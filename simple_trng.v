==> flow/design.v <==
`timescale 1ns / 1ps
module simple_trng #(
    parameter WIDTH = 32,
    parameter SEED = 32'hACE1_BEEF
)(
    input wire clk,
    input wire rst_n,
    input wire enable,
    output reg [WIDTH-1:0] trng_out
);
    reg [WIDTH-1:0] lfsr;
    wire feedback;
    assign feedback = lfsr[31] ^ lfsr[21] ^ lfsr[1] ^ lfsr[0];
    always @(posedge clk or negedge rst_n) begin
        if (!rst_n) begin
            lfsr <= SEED;
            trng_out <= SEED;
        end else if (enable) begin
            lfsr <= {lfsr[WIDTH-2:0], feedback};
            trng_out <= lfsr;
        end
    end
endmodule
Step by step through the tools: simple_trng
Tool output for the design above, in the order of the flow.
Lines are those of the file above, counted from 1.
Operators carry their Yosys type and port widths (W data, S select, Z words).
{ "design": {"design": "simple_trng", "clock": "clk", "lib": "sky130hd", "lib_corner": "tt_025C_1v80"} }

Word-level counts
Yosys after proc, flatten, opt, wreduce and memory -nomap, before mapping. Enables and synchronous resets that opt folds into registers are not counted as muxes. Memory bits, and registers merged into a memory's read port (data or address), are not among the register bits. Print and check cells are not counted. Equal cells are merged and count once.
{ "op_classes": {"logic": 3} }
{ "op_table": {"columns": ["cell", "n"], "rows": [
  ["$xor A1 B1 Y1", 3]
]} }
{ "bits": {"elab_cells": 5, "reg_bits": 64, "in_bits": 3, "out_inout_bits": 32} }

Depth
Depth = most cells in a row (Yosys ltp): at word level without a register or memory, in the mapped netlist without a sequential cell, where the memories' decode and read muxes count.
{ "depth": {"ltp_word": 3, "ABC_AREA": 1, "ltp_mapped": 7} }

Synthesis result
The flow's flattened synthesis, as Yosys stat reports it; memories are mapped. The netlist is that of the ABC_AREA named above (0 if unset); the other value can give another one.
{ "mapped": {"synth_area_um2": 1931.9, "ffs": 47, "cells": 194} }
{ "by_type": {"columns": ["cell", "n", "type_area_um2"], "rows": [
  ["sky130_fd_sc_hd__dfstp_2", 29, 761.981],
  ["sky130_fd_sc_hd__dfrtp_1", 18, 450.432],
  ["sky130_fd_sc_hd__o21ai_0", 34, 170.163],
  ["sky130_fd_sc_hd__inv_1", 35, 131.376],
  ["sky130_fd_sc_hd__buf_4", 17, 127.622],
  ["sky130_fd_sc_hd__nand2_1", 26, 97.594],
  ["sky130_fd_sc_hd__a21oi_1", 10, 50.048],
  ["sky130_fd_sc_hd__nor2_1", 11, 41.29],
  ["sky130_fd_sc_hd__buf_6", 3, 33.782],
  ["sky130_fd_sc_hd__buf_2", 3, 15.014],
  ["sky130_fd_sc_hd__mux2_4", 1, 15.014],
  ["sky130_fd_sc_hd__nand3_1", 2, 10.01],
  ["sky130_fd_sc_hd__a21oi_2", 1, 8.758],
  ["sky130_fd_sc_hd__clkbuf_1", 2, 7.507],
  ["sky130_fd_sc_hd__nand4_1", 1, 6.256],
  ["sky130_fd_sc_hd__clkbuf_2", 1, 5.005]
]} }

Worst setup path after synthesis
OpenSTA on the mapped netlist: ideal clock, no wires. The path of least setup slack (recovery checks aside). Input and output delay are each 20% of the period. Register names are those of the netlist, which keeps one name where synthesis merged equal registers.
{ "synth_path": {"path_kind": "register to output", "start": "reg (name not given)", "end": "out trng_out[0]", "required_time_ns": 1.392, "t_first_pin_ns": 0.000, "arrival_time_ns": 0.634, "path_delay_ns": 0.634, "stages": 2, "output_delay_ns": 0.348, "tclk_ns": 1.74, "n_path_buf": 1, "path_slack_ns": 0.758, "synth_period_reached_ns": 0.982} }
"path_delay_ns" is the arrival time less input delay plus setup time.
At an output port there is no setup time.
"stages": output pins that drive a net of the path, with the launching flip-flop's if there is one; two outputs of one cell count as two.
"synth_period_reached_ns" is the clock period less the worst setup slack; recovery checks do not enter. This is arithmetic on one report: input and output delays are still those of the set period (20% each).
{ "synth_between": {"path_cell_list": "sky130_fd_sc_hd__dfstp_2 -> sky130_fd_sc_hd__buf_4"} }
{ "synth_lines": {"columns": ["element", "line", "source"], "rows": [
  ["end: declaration", 9, "output reg [WIDTH-1:0] trng_out"]
]} }
Chain of elaborated cells between the ends: none given.

Worst path after layout
Path of least setup slack in the final report of job 2 (OpenROAD, finished layout, wires in). Where an end is a register, its clock arrival counts in the times.
{ "layout_path": {"path_kind": "register to output", "start": "reg (name not given)", "end": "out trng_out[0]", "tclk_ns": 1.42, "path_slack_ns": 0.02, "arrival_time_ns": 1.12, "stages": 2, "t_first_pin_ns": 0.29, "n_path_buf": 1, "output_delay_ns": 0.28, "required_time_ns": 1.14} }
{ "layout_between": {"path_cell_list": "sky130_fd_sc_hd__dfstp_2 -> sky130_fd_sc_hd__dlygate4sd2_1"} }
{ "layout_lines": {"columns": ["element", "line", "source"], "rows": [
  ["end: declaration", 9, "output reg [WIDTH-1:0] trng_out"]
]} }
Chain of elaborated cells between the ends: none given.

==> runs of simple_trng <==
2 stored runs of simple_trng in the flow (synthesis by Yosys, layout by OpenROAD, sky130hd cells), in arbitrary order. Constraints: input delay and output delay 20% of the set period each, output load 0.01 pF.
"timing.achieved_period_ns" is the run's clock period less its worst setup slack. It is reckoned from that one timing run; input and output delays stay at 20% of the period that was set.
"worst_path_allowed_less_slack_ns" is the time allowed to the run's worst setup path (the clock period less input and output delay, where it has them) less its slack. Clock arrival times count: a late capture clock shortens it, a late launch clock lengthens it.
"power.total_w" is the tool's figure for a default switching activity; nothing was simulated.

Job 1
==> flow/run.sh <==
#!/bin/bash
# the make line also repeats the synthesis and layout settings of config.mk as NAME=value (left out here)
make -C /OpenROAD-flow-scripts/flow DESIGN_CONFIG=/design/flow/config.mk WORK_HOME=/design/flow/orfs CLKGATE_MAP_FILE= finish
==> flow/config.mk <==
export PLATFORM = sky130hd
export DESIGN_NAME = simple_trng
export DESIGN_NICKNAME = simple_trng
export VERILOG_FILES = /design/flow/design.v
export SDC_FILE = /design/flow/constraint.sdc
export NUM_CORES = 4
export LEC_CHECK = 0
export ABC_AREA = 0
export CAP_MARGIN = 20
export CELL_PAD_IN_SITES_DETAIL_PLACEMENT = 0
export CELL_PAD_IN_SITES_GLOBAL_PLACEMENT = 2
export CORE_ASPECT_RATIO = 0.88
export CORE_MARGIN = 8
export CORE_UTILIZATION = 59
export CTS_CLUSTER_DIAMETER = 69
export MAX_ROUTING_LAYER = met4
export PLACE_DENSITY = 0.41
export SLEW_MARGIN = 20
export TNS_END_PERCENT = 15
==> flow/constraint.sdc <==
create_clock -name core_clock -period 1.4 [get_ports {clk}]
set_input_delay 0.2800 -clock core_clock [delete_from_list [all_inputs] [get_ports {clk}]]
set_output_delay 0.2800 -clock core_clock [all_outputs]
set_load 0.01 [all_outputs]

==> results of job 1, as JSON <==
{
  "outcome": "did not finish, placement stopped with GPL-0301"
}

Job 2
==> flow/run.sh <==
#!/bin/bash
# the make line also repeats the synthesis and layout settings of config.mk as NAME=value (left out here)
make -C /OpenROAD-flow-scripts/flow DESIGN_CONFIG=/design/flow/config.mk WORK_HOME=/design/flow/orfs CLKGATE_MAP_FILE= finish
==> flow/config.mk <==
export PLATFORM = sky130hd
export DESIGN_NAME = simple_trng
export DESIGN_NICKNAME = simple_trng
export VERILOG_FILES = /design/flow/design.v
export SDC_FILE = /design/flow/constraint.sdc
export NUM_CORES = 4
export LEC_CHECK = 0
export ABC_AREA = 1
export CAP_MARGIN = 25
export CORE_ASPECT_RATIO = 1.78
export CORE_MARGIN = 2
export CORE_UTILIZATION = 53
export MIN_ROUTING_LAYER = met2
export PLACE_DENSITY_LB_ADDON = 0.0
export SETUP_SLACK_MARGIN = -0.03
export SLEW_MARGIN = 20
==> flow/constraint.sdc <==
create_clock -name core_clock -period 1.42 [get_ports {clk}]
set_input_delay 0.2840 -clock core_clock [delete_from_list [all_inputs] [get_ports {clk}]]
set_output_delay 0.2840 -clock core_clock [all_outputs]
set_load 0.01 [all_outputs]

==> results of job 2, as JSON <==
{
  "power.total_w": 0.003612,
  "tns_ns": 0.000,
  "synth_chip_area_um2": 1931.9,
  "hold_ws_ns": 0.404,
  "post_route_stdcell_area_um2": 2301.0,
  "post_route_util_pct": 65.4,
  "final_die_area_um2": 4164.1,
  "ws_setup_ns": 0.015,
  "worst_path_allowed_less_slack_ns": 1.12,
  "timing.worst_path_kind": "register to output",
  "timing.achieved_period_ns": 1.405
}
